==> flow/design.v <==
module RISC_SPM (clk, rst, data_bus, address_bus, memory_bus, instruction_bus);
  parameter word_size = 8;
  parameter Sel1_size = 3;
  parameter Sel2_size = 2;
  input clk, rst;
  output [word_size-1:0] data_bus, address_bus, memory_bus, instruction_bus;
  wire [Sel1_size-1: 0] Sel_Bus_1_Mux;
  wire [Sel2_size-1: 0] Sel_Bus_2_Mux;
  wire zero;
  wire [word_size-1: 0] instruction, address, Bus_1, mem_word;
  assign data_bus = Bus_1;
  assign address_bus = address;
  assign memory_bus = mem_word;
  assign instruction_bus = instruction;
  wire Load_R0, Load_R1, Load_R2, Load_R3, Load_PC, Inc_PC, Load_IR;   
  wire Load_Add_R, Load_Reg_Y, Load_Reg_Z;
  wire write;
  Processing_Unit M0_Processor (instruction, zero, address, Bus_1, mem_word, Load_R0, Load_R1,
                                Load_R2, Load_R3, Load_PC, Inc_PC, Sel_Bus_1_Mux, Load_IR,
                                Load_Add_R, Load_Reg_Y, Load_Reg_Z,  Sel_Bus_2_Mux, clk, rst);
  Control_Unit M1_Controller (Load_R0, Load_R1, Load_R2, Load_R3, Load_PC, Inc_PC, Sel_Bus_1_Mux, 
                              Sel_Bus_2_Mux , Load_IR, Load_Add_R, Load_Reg_Y, Load_Reg_Z, 
                              write, instruction, zero, clk, rst);
  Memory_Unit M2_SRAM (.data_out(mem_word), 
                       .data_in(Bus_1), 
                       .address(address), 
                       .clk(clk), 
                       .write(write) );
endmodule
module Processing_Unit (instruction, Zflag, address, Bus_1, mem_word, Load_R0, Load_R1, Load_R2, 
                        Load_R3, Load_PC, Inc_PC, Sel_Bus_1_Mux, Load_IR, Load_Add_R, Load_Reg_Y, Load_Reg_Z, 
                        Sel_Bus_2_Mux, clk, rst);
  parameter word_size = 8;
  parameter op_size = 4;
  parameter Sel1_size = 3;
  parameter Sel2_size = 2;
  output [word_size-1: 0] 	instruction, address, Bus_1;
  output                       Zflag;
  input [word_size-1: 0]  	mem_word;
  input 			Load_R0, Load_R1, Load_R2, Load_R3, Load_PC, Inc_PC;
  input [Sel1_size-1: 0] 	Sel_Bus_1_Mux;
  input [Sel2_size-1: 0] 	Sel_Bus_2_Mux;
  input 			Load_IR, Load_Add_R, Load_Reg_Y, Load_Reg_Z;
  input 			clk, rst;
  wire			        Load_R0, Load_R1, Load_R2, Load_R3;
  wire [word_size-1: 0] 	Bus_2;
  wire [word_size-1: 0] 	R0_out, R1_out, R2_out, R3_out;
  wire [word_size-1: 0] 	PC_count, Y_value, alu_out;
  wire 			alu_zero_flag;
  wire [op_size-1 : 0] 	opcode = instruction [word_size-1: word_size-op_size];
  Register_Unit 		R0 	(R0_out, Bus_2, Load_R0, clk, rst);
  Register_Unit 		R1 	(R1_out, Bus_2, Load_R1, clk, rst);
  Register_Unit 		R2 	(R2_out, Bus_2, Load_R2, clk, rst);
  Register_Unit 		R3 	(R3_out, Bus_2, Load_R3, clk, rst);
  Register_Unit 		Reg_Y 	(Y_value, Bus_2, Load_Reg_Y, clk, rst);
  D_flop 			Reg_Z 	(Zflag, alu_zero_flag, Load_Reg_Z, clk, rst);
  Address_Register 	        Add_R	(address, Bus_2, Load_Add_R, clk, rst);
  Instruction_Register	        IR	(instruction, Bus_2, Load_IR, clk, rst);
  Program_Counter 	        PC	(PC_count, Bus_2, Load_PC, Inc_PC, clk, rst);
  Multiplexer_5ch 		Mux_1 	(Bus_1, R0_out, R1_out, R2_out, R3_out, PC_count, Sel_Bus_1_Mux);
  Multiplexer_3ch 		Mux_2	(Bus_2, alu_out, Bus_1, mem_word, Sel_Bus_2_Mux);
  Alu_RISC 		        ALU	(alu_zero_flag, alu_out, Y_value, Bus_1, opcode);
endmodule 
module Register_Unit (data_out, data_in, load, clk, rst);
  parameter word_size = 8;
  output [word_size-1: 0] 	data_out;
  input  [word_size-1: 0] 	data_in;
  input 			load;
  input 			clk, rst;
  reg 	[word_size-1: 0]	data_out;
  always @ (posedge clk or negedge rst)
    if (rst == 0) data_out <= 0; else if (load) data_out <= data_in;
endmodule
module D_flop (data_out, data_in, load, clk, rst);
  output  data_out;
  input   data_in;
  input   load;
  input   clk, rst;
  reg 	  data_out;
  always @ (posedge clk or negedge rst)
    if (rst == 0) data_out <= 0; else if (load == 1)data_out <= data_in;
endmodule
module Address_Register (data_out, data_in, load, clk, rst);
  parameter word_size = 8;
  output [word_size-1: 0] 	data_out;
  input  [word_size-1: 0] 	data_in;
  input 			load, clk, rst;
  reg 	 [word_size-1: 0]	data_out;
  always @ (posedge clk or negedge rst)
    if (rst == 0) data_out <= 0; else if (load) data_out <= data_in;
endmodule
module Instruction_Register (data_out, data_in, load, clk, rst);
  parameter word_size = 8;
  output [word_size-1: 0] 	data_out;
  input  [word_size-1: 0] 	data_in;
  input 			load;
  input 			clk, rst;
  reg 	 [word_size-1: 0]	data_out;
  always @ (posedge clk or negedge rst)
    if (rst == 0) data_out <= 0; else if (load) data_out <= data_in; 
endmodule
module Program_Counter (count, data_in, Load_PC, Inc_PC, clk, rst);
  parameter word_size = 8;
  output [word_size-1: 0] 	count;
  input  [word_size-1: 0] 	data_in;
  input 			Load_PC, Inc_PC;
  input 			clk, rst;
  reg 	  [word_size-1: 0]	count;
  always @ (posedge clk or negedge rst)
    if (rst == 0) count <= 0; else if (Load_PC) count <= data_in; else if  (Inc_PC) count <= count +1;
endmodule
module Multiplexer_5ch (mux_out, data_a, data_b, data_c, data_d, data_e, sel);
  parameter word_size = 8;
  output [word_size-1: 0] 	mux_out;
  input  [word_size-1: 0] 	data_a, data_b, data_c, data_d, data_e;
  input  [2: 0]                sel;
  assign  mux_out = (sel == 0) ? data_a: (sel == 1) 
                               ? data_b : (sel == 2) 
                               ? data_c: (sel == 3) 
                               ? data_d : (sel == 4) 
                               ? data_e : 'bx;
endmodule
module Multiplexer_3ch (mux_out, data_a, data_b, data_c, sel);
  parameter word_size = 8;
  output [word_size-1: 0]     mux_out;
  input  [word_size-1: 0]     data_a, data_b, data_c;
  input  [1: 0]               sel;
  assign  mux_out = (sel == 0) ? data_a: (sel == 1) ? data_b : (sel == 2) ? data_c: 'bx;
endmodule
module Alu_RISC (alu_zero_flag, alu_out, data_1, data_2, sel);
  parameter word_size = 8;
  parameter op_size = 4;
  output 			alu_zero_flag;
  output [word_size-1: 0] 	alu_out;
  input  [word_size-1: 0] 	data_1, data_2;
  input  [op_size-1: 0] 	sel;
  parameter NOP = 4'b0000;
  parameter ADD = 4'b0001;
  parameter SUB = 4'b0010;
  parameter AND = 4'b0011;
  parameter NOT = 4'b0100;
  parameter RD  = 4'b0101;
  parameter WR	 = 4'b0110;
  parameter BR	 = 4'b0111;
  parameter BRZ  = 4'b1000;
  reg 	[word_size-1: 0]	alu_out;
  assign  alu_zero_flag = ~|alu_out;
  always @ (sel or data_1 or data_2)  
     case  (sel)
      NOP:	alu_out = 0;
      ADD:	alu_out = data_1 + data_2;   
      SUB:	alu_out = data_2 - data_1;
      AND:	alu_out = data_1 & data_2;
      NOT:	alu_out = ~ data_2;	     
      default:  alu_out = 0;
     endcase 
endmodule
module Control_Unit (Load_R0, Load_R1, Load_R2, Load_R3, Load_PC, Inc_PC, Sel_Bus_1_Mux, 
                     Sel_Bus_2_Mux, Load_IR, Load_Add_R, Load_Reg_Y, Load_Reg_Z, 
                     write, instruction, zero, clk, rst);
  parameter word_size = 8, op_size = 4, state_size = 4;
  parameter src_size = 2, dest_size = 2, Sel1_size = 3, Sel2_size = 2;
  parameter S_idle = 0, S_fet1 = 1, S_fet2 = 2, S_dec = 3, S_ex1 = 4;
  parameter S_rd1  = 5, S_rd2  = 6, S_wr1  = 7, S_wr2 = 8, S_br1 = 9;
  parameter S_br2  = 10, S_halt = 11;  
  parameter NOP = 0, ADD = 1, SUB = 2, AND = 3, NOT = 4;
  parameter RD  = 5, WR =  6,  BR =  7, BRZ = 8;  
  parameter R0 = 0, R1 = 1, R2 = 2, R3 = 3;  
  output                  Load_R0, Load_R1, Load_R2, Load_R3;
  output                  Load_PC, Inc_PC;
  output [Sel1_size-1: 0] Sel_Bus_1_Mux;
  output                  Load_IR, Load_Add_R;
  output                  Load_Reg_Y, Load_Reg_Z;
  output [Sel2_size-1: 0] Sel_Bus_2_Mux;
  output                  write;
  input  [word_size-1: 0] instruction;
  input                   zero;
  input                   clk, rst;
  reg [state_size-1: 0] state, next_state;
  reg Load_R0, Load_R1, Load_R2, Load_R3, Load_PC, Inc_PC;
  reg Load_IR, Load_Add_R, Load_Reg_Y;
  reg Sel_ALU, Sel_Bus_1, Sel_Mem;
  reg Sel_R0, Sel_R1, Sel_R2, Sel_R3, Sel_PC;
  reg Load_Reg_Z, write;
  reg err_flag;
  wire [op_size-1:0]   opcode = instruction [word_size-1: word_size - op_size];
  wire [src_size-1: 0] src = instruction [src_size + dest_size -1: dest_size];
  wire [dest_size-1:0] dest = instruction [dest_size -1:0];
  assign  Sel_Bus_1_Mux[Sel1_size-1:0] = Sel_R0 ? 0:
				           Sel_R1 ? 1:
				           Sel_R2 ? 2:
				           Sel_R3 ? 3:
				           Sel_PC ? 4: 3'bx;   
  assign  Sel_Bus_2_Mux[Sel2_size-1:0] = Sel_ALU ? 0:
				           Sel_Bus_1 ? 1:
				           Sel_Mem ? 2: 2'bx;  
  always @ (posedge clk or negedge rst) begin: State_transitions
    if (rst == 0) state <= S_idle; else state <= next_state; end
  always @ (state or opcode or zero) begin: Output_and_next_state 
    Sel_R0 = 0;   Sel_R1 = 0;      Sel_R2 = 0;      Sel_R3 = 0;     Sel_PC = 0;
    Load_R0 = 0;  Load_R1 = 0;     Load_R2 = 0;     Load_R3 = 0;    Load_PC = 0;
    Load_IR = 0;  Load_Add_R = 0;  Load_Reg_Y = 0;  Load_Reg_Z = 0;
    Inc_PC = 0; 
    Sel_Bus_1 = 0; 
    Sel_ALU = 0; 
    Sel_Mem = 0; 
    write = 0; 
    err_flag = 0;	 
    next_state = state;
     case  (state) 
      S_idle:		next_state = S_fet1;      
      S_fet1:		begin       	  	  	
                         next_state = S_fet2; 
      	  	  	  Sel_PC = 1;
      	  	  	  Sel_Bus_1 = 1;
      	  	   	  Load_Add_R = 1; 
    			  end
      S_fet2:		begin 		
                         next_state = S_dec; 
                         Sel_Mem = 1;
      	  	  	  Load_IR = 1; 
      	  	  	  Inc_PC = 1;
    			  end
      S_dec:  	 	case  (opcode) 
      		 		  NOP: next_state = S_fet1;
		  		  ADD, SUB, AND: begin
 		    		    next_state = S_ex1;
		    		    Sel_Bus_1 = 1;
		    		    Load_Reg_Y = 1;
		     		    case  (src)
		      		      R0: 		Sel_R0 = 1; 
		      		      R1: 		Sel_R1 = 1; 
		      		      R2: 		Sel_R2 = 1;
		      		      R3: 		Sel_R3 = 1; 
		      		      default : 	err_flag = 1;
		    		    endcase   
                                   end  
			 	  NOT: begin
			    	    next_state = S_fet1;
			    	    Load_Reg_Z = 1;
			    	    Sel_Bus_1 = 1; 
			    	    Sel_ALU = 1; 
		 	     	    case  (src)
			      	      R0: 		Sel_R0 = 1;			      
      				      R1: 		Sel_R1 = 1;
			      	      R2: 		Sel_R2 = 1;			      
 			      	      R3: 		Sel_R3 = 1; 
			      	      default : 	err_flag = 1;
			    	    endcase   
  			     	    case  (dest)
			      	      R0: 		Load_R0 = 1; 
			      	      R1: 		Load_R1 = 1;			      
      				      R2: 		Load_R2 = 1;
			      	      R3: 		Load_R3 = 1;			      
      				      default: 	err_flag = 1;
			    	    endcase   
                                   end  
                                 RD: begin
			    	    next_state = S_rd1;
			    	    Sel_PC = 1; Sel_Bus_1 = 1; Load_Add_R = 1; 
                                   end  
			  	  WR: begin
			    	    next_state = S_wr1;
			    	    Sel_PC = 1; Sel_Bus_1 = 1; Load_Add_R = 1; 
                                   end   
			  	  BR: begin 
			    	    next_state = S_br1;  
                                   Sel_PC = 1; Sel_Bus_1 = 1; Load_Add_R = 1; 
			    	    end   
  				  BRZ: if (zero == 1) begin
			    	    next_state = S_br1; 
                                   Sel_PC = 1; Sel_Bus_1 = 1; Load_Add_R = 1; 
			    	    end  
			  	    else begin 
                                   next_state = S_fet1; 
                                   Inc_PC = 1; 
                                   end  
        		  	  default : next_state = S_halt;
			endcase   
      S_ex1:		begin 
  			  next_state = S_fet1;
			  Load_Reg_Z = 1;
			  Sel_ALU = 1; 
		 	  case  (dest)
  	    		    R0: begin Sel_R0 = 1; Load_R0 = 1; end
			    R1: begin Sel_R1 = 1; Load_R1 = 1; end
			    R2: begin Sel_R2 = 1; Load_R2 = 1; end
			    R3: begin Sel_R3 = 1; Load_R3 = 1; end
			    default : err_flag = 1; 
			  endcase  
		          end 
      S_rd1:		begin
                         next_state = S_rd2;
			  Sel_Mem = 1;
			  Load_Add_R = 1; 
			  Inc_PC = 1;
			  end
      S_wr1: 		begin
                         next_state = S_wr2;
			  Sel_Mem = 1;
			  Load_Add_R = 1; 
			  Inc_PC = 1;
			  end 
      S_rd2:		begin
                         next_state = S_fet1;
			  Sel_Mem = 1;
		 	  case  (dest) 
    			    R0: Load_R0 = 1; 
		 	    R1: Load_R1 = 1; 
		 	    R2: Load_R2 = 1; 
		 	    R3: Load_R3 = 1; 
			    default: err_flag = 1;
			  endcase  
			  end
      S_wr2:		begin 
     			  next_state = S_fet1;
			  write = 1;
		 	  case  (src)
    			    R0: Sel_R0 = 1;		 	    
    			    R1: Sel_R1 = 1;		 	    
   			    R2: Sel_R2 = 1; 		 	    
   			    R3: Sel_R3 = 1;			    
    			    default: 	err_flag = 1;
			  endcase 
			  end
      S_br1:		begin next_state = S_br2; Sel_Mem = 1; Load_Add_R = 1; end
      S_br2:		begin next_state = S_fet1; Sel_Mem = 1; Load_PC = 1; end
      S_halt:  	next_state = S_halt;
      default:		next_state = S_idle;
     endcase    
   end
endmodule
module Memory_Unit (data_out, data_in, address, clk, write);
  parameter word_size = 8;
  parameter memory_size = 256;
  output [word_size-1: 0] data_out;
  input  [word_size-1: 0] data_in;
  input  [word_size-1: 0] address;
  input                   clk, write;
  reg [word_size-1: 0] memory [memory_size-1: 0];   
  assign data_out = memory[address];
  always @ (posedge clk)
    if (write) memory[address] = data_in;
endmodule
Tool chain data of RISC_SPM
The steps from the RTL of RISC_SPM to its reports follow in flow order.
Lines are those of the file above, counted from 1.
Not given: n/a

design
  top = RISC_SPM
  clock port = clk
  library = sky130hd
  timing corner = tt_025C_1v80

Elaborated design
Source: Yosys, flattened and elaborated, memories not mapped. Widths are those after wreduce. Registers that Yosys merges into a memory's read port (data or address) are not register bits. Print and check cells do not count. Equal cells are merged and count once.
Yosys's memory passes give these memory sizes; they may raise the number of words (mostly to a power of two), join words into wider ones and drop unused or constant bits.

storage and ports
  memory cells = 1
  output and inout port bits = 32
  flip-flop bits (word level) = 69
  cells after elaboration = 140
  ROM bits = 0
  word width x clocked read ports = 0
  bits in writable memories = 2048
  latch bits = 0

memory list
  memory          words  width  rd ports  write ports  RTL line  source
  M2_SRAM.memory  256    8      1         1            340       reg [word_size-1: 0] memory [memory_size-1: 0];

cells by class
  bitwise gates (word level) = 2
  add/sub/neg operators = 3
  multiplexer cells = 66
  multiply operators = 0
  shift-type cells = 0
  eq/ne operators = 31
  order comparisons = 0
  divide/modulo/power cells = 0
  reduce/logical cells = 27

operator list
  kind                                                                    number
  8-bit 2-to-1 mux                                                        12
  1-bit parallel mux with 2-bit select                                    19
  3-bit OR reduction                                                      11
  4-bit by 3-bit equality test with 1-bit output (second input constant)  8
  8-bit parallel mux with 4-bit select                                    1
  4-bit parallel mux with 8-bit select                                    1
  4-bit parallel mux with 6-bit select                                    1
  4-bit equality test (second input constant)                             5
  1-bit 2-to-1 mux                                                        19
  4-bit by 2-bit equality test with 1-bit output (second input constant)  4
  3-bit 2-to-1 mux                                                        5
  1-bit parallel mux with 3-bit select                                    4
  2-bit equality test (second input constant)                             5
  4-bit by 1-bit equality test with 1-bit output (second input constant)  2
  4-bit zero test                                                         2
  4-bit OR reduction                                                      2
  8-bit by 1-bit adder with 8-bit output (second input constant)          1
  8-bit adder                                                             1
  8-bit subtractor                                                        1
  8-bit bitwise AND                                                       1
  8-bit inverter                                                          1
  8-bit OR reduction                                                      1
  7-bit OR reduction                                                      1
  2-bit by 1-bit equality test with 1-bit output (second input constant)  3
  2-bit zero test                                                         3
  3-bit by 2-bit equality test with 1-bit output (second input constant)  2
  6-bit OR reduction                                                      1
  2-bit 2-to-1 mux                                                        3

Not listed: further kinds 8, cells in them 9.

Logic depth
Longest topological path by Yosys (ltp), each cell counted once; first at word level (registers and memories cut), then after technology mapping (sequential cells cut; the memories' decode and read muxes count).

logic depth
  depth in word-level cells = 19
  ABC_AREA = 0
  depth in mapped cells = 18
  gate-level depth less buffers = 16

After synthesis
The flow's flattened synthesis, as Yosys stat reports it; memories are mapped. The netlist is that of the ABC_AREA named above (0 if unset); the other value can give another one.
The area totals of this step are shown rounded.

synthesis totals
  mapped cells = 3846
  sequential part of the area = 63400 um^2
  mapped flip-flops = 2124
  cell area after synthesis = 83880 um^2

cell types
  cell type                  number  area in all (um^2)
  sky130_fd_sc_hd__edfxtp_1  2048    6.15E+04
  sky130_fd_sc_hd__mux4_2    618     1.39E+04
  sky130_fd_sc_hd__dfrtp_1   75      1876.8
  sky130_fd_sc_hd__nor2_1    297     1.11E+03
  sky130_fd_sc_hd__mux2_2    57      641.866
  sky130_fd_sc_hd__mux2i_1   51      510.49
  sky130_fd_sc_hd__clkbuf_1  109     409.142
  sky130_fd_sc_hd__nand2_1   79      296.534
  sky130_fd_sc_hd__a22oi_1   38      285.274
  sky130_fd_sc_hd__buf_6     23      258.998
  sky130_fd_sc_hd__buf_4     32      240.23
  sky130_fd_sc_hd__buf_2     41      205.197
  sky130_fd_sc_hd__nand3_1   30      150.144
  sky130_fd_sc_hd__ha_1      11      137.632
  sky130_fd_sc_hd__nor3_1    25      125.12
  sky130_fd_sc_hd__a21oi_1   22      110.106
  sky130_fd_sc_hd__a31oi_1   17      106.352
  sky130_fd_sc_hd__nor2b_1   17      106.352

Other cell types: 63; their cells: 256.
The figures by module come from a second, unflattened synthesis with its own total; it is not the netlist above.

second synthesis, totals
  cells (unflattened synthesis) = 3926
  area (unflattened synthesis) = 82950 um^2

Rows give one instance, submodules left out.

by module
  module                instances  seq. area (um^2)  area (um^2)  cells
  Memory_Unit           1          61500             78330        3539
  Register_Unit         5          200.2             331.6        17
  Alu_RISC              1          0.0               734.5        96
  Control_Unit          1          276.5             549.3        56
  Program_Counter       1          200.2             450.4        49
  Multiplexer_5ch       1          0.0               350.3        39
  Address_Register      1          200.2             331.6        17
  Instruction_Register  1          200.2             331.6        17
  Multiplexer_3ch       1          0.0               172.7        26
  D_flop                1          25.0              40.0         2
  Processing_Unit       1          0.0               0.0          0
  RISC_SPM              1          0.0               0.0          0

Timing after synthesis
OpenSTA on the mapped netlist: ideal clock, no wires. The path of least setup slack (recovery checks aside). Input and output delay are each 20% of the period. Register names are those of the netlist, which keeps one name where synthesis merged equal registers.

timing path post-synthesis
  kind = reg-to-output
  from = register M0_Processor.IR.data_out[5]
  to = output port data_bus[5]
  data required time = 20.320 ns
  arrival = 12.560 ns
  clock period = 25.4 ns
  stages = 8
  slack = 7.760 ns
  path delay = 12.560 ns
  external output delay = 5.080 ns
  path buffers = 2
  synthesis period reached = 17.64 ns

"path delay" is the arrival time less input delay plus setup time.
At an output port there is no setup time.
"stages": output pins that drive a net of the path, with the launching flip-flop's if there is one; two outputs of one cell count as two.
"synthesis period reached" is the clock period less the worst setup slack; recovery checks do not enter. This is arithmetic on one report: input and output delays are still those of the set period (20% each).
Between the ends stands the longest chain of elaborated cells between them, by number of cells; it is not shown to be the way that was timed. Of several equally long chains one is given.
Each line given opens the expression or statement behind the cell; cells for indexed reads and writes are added by Yosys, which also makes memories of some case tables.

on the way, post-synthesis
  path through = sky130_fd_sc_hd__dfrtp_1 sky130_fd_sc_hd__clkbuf_1 sky130_fd_sc_hd__o21a_1 sky130_fd_sc_hd__or4_1 sky130_fd_sc_hd__clkbuf_1 sky130_fd_sc_hd__nand2_1 sky130_fd_sc_hd__a2111oi_0 sky130_fd_sc_hd__a211oi_1
  cells in the longest elaborated chain = 15

RTL lines, path post-synthesis
  element                                         RTL line  source
  from (decl)                                     94        output [word_size-1: 0] data_out;
  from (assign)                                   100       if (rst == 0) data_out <= 0; else if (load) data_out <= data_in;
  4-bit by 3-bit equality test with 1-bit output  224       S_dec: case (opcode)
  3-bit OR reduction                              n/a
  1-bit parallel mux with 2-bit select            224
  1-bit parallel mux with 2-bit select            210       case  (state)
  3-bit 2-to-1 mux                                193       Sel_PC ? 4: 3'bx;
  3-bit 2-to-1 mux                                192       Sel_R3 ? 3:
  3-bit 2-to-1 mux                                191       Sel_R2 ? 2:
  3-bit 2-to-1 mux                                190       Sel_R1 ? 1:
  3-bit 2-to-1 mux                                189       assign  Sel_Bus_1_Mux[Sel1_size-1:0] = Sel_R0 ? 0:
  3-bit equality test                             120       ? data_d : (sel == 4)
  8-bit 2-to-1 mux                                120
  8-bit 2-to-1 mux                                119       ? data_c: (sel == 3)
  8-bit 2-to-1 mux                                118       ? data_b : (sel == 2)
  8-bit 2-to-1 mux (2 in a row)                   117       assign  mux_out = (sel == 0) ? data_a: (sel == 1)
  to (decl)                                       6         output [word_size-1:0] data_bus, address_bus, memory_bus, instruction_bus;

Timing after layout
Path of least setup slack in the final report of flow run A (OpenROAD, finished layout, wires in). Where an end is a register, its clock arrival counts in the times.

timing path after layout
  kind = reg-to-output
  from = register M0_Processor.Add_R.data_out[1]
  to = output port memory_bus[6]
  arrival = 5.79 ns
  slack = 2.37 ns
  external output delay = 2.04 ns
  stages = 8
  data required time = 8.16 ns
  clock period = 10.2 ns
  path buffers = 2

Between the ends stands the longest chain of elaborated cells between them, by number of cells; it is not shown to be the way that was timed. Of several equally long chains one is given.
A memory read counts as a cell of the chain, while the word-level depth stops at memories.

on the way, after layout
  path through = sky130_fd_sc_hd__dfrtp_4 sky130_fd_sc_hd__buf_12 sky130_fd_sc_hd__mux4_2 sky130_fd_sc_hd__mux4_2 sky130_fd_sc_hd__a22oi_1 sky130_fd_sc_hd__nand4_1 sky130_fd_sc_hd__or4_1 sky130_fd_sc_hd__clkdlybuf4s50_1
  cells in the longest elaborated chain = 1

RTL lines, path after layout
  element                  RTL line  source
  from (decl)              85        output [word_size-1: 0] data_out;
  from (assign)            90        if (rst == 0) data_out <= 0; else if (load) data_out <= data_in;
  memory read 256 x 8 bit  340       reg [word_size-1: 0] memory [memory_size-1: 0];
  to (decl)                6         output [word_size-1:0] data_bus, address_bus, memory_bus, instruction_bus;

Hand-over note for RISC_SPM

Top module RISC_SPM; platform sky130hd; tools Yosys and OpenROAD; 2 stored runs in no particular order. Input and output delays are each 20% of the period that was set; the output load is 0.01 pF.
"achieved clock period": clock period set for the run, less the worst setup slack. It is reckoned from that one timing run; input and output delays stay at 20% of the period that was set.
"worst setup path time" = time allowed to the worst setup path (clock period - input delay - output delay, where it has them) - its slack; a late launch clock adds to it, a late capture clock takes from it.
Measured values are rounded.
A setting shown as -- is not set for that run.

setting or result                                         flow run A     flow run B
period_ns                                                 10.2           31.2
CORE_UTILIZATION                                          66             41
SETUP_SLACK_MARGIN                                        1.84           --
PLACE_DENSITY_LB_ADDON                                    0.08           0.18
CORE_ASPECT_RATIO                                         0.73           1.12
CORE_MARGIN                                               5              2
GPL_ROUTABILITY_DRIVEN                                    0              1
CTS_CLUSTER_DIAMETER                                      254            351
MAX_ROUTING_LAYER                                         met5           --
CAP_MARGIN                                                20             20
SLEW_MARGIN                                               20             40
CELL_PAD_IN_SITES_GLOBAL_PLACEMENT                        --             2
ABC_AREA                                                  --             0
CTS_CLUSTER_SIZE                                          --             67
MIN_ROUTING_LAYER                                         --             met2
post-synthesis cell area (um^2)                           83880          83880
achieved clock period (ns)                                7.830          13.937
utilization in the final report (%)                       73.3           44.1
die footprint (um^2)                                      134400         208200
worst hold slack after layout (ns)                        0.408          0.422
worst setup path time (ns)                                5.79           7.70
critical path kind                                        reg-to-output  reg-to-output
worst setup slack after layout (ns)                       2.370          17.26
area of the standard cells in the finished layout (um^2)  92200          89600
sum of negative setup slack (ns)                          0.000          0.000

End of note.
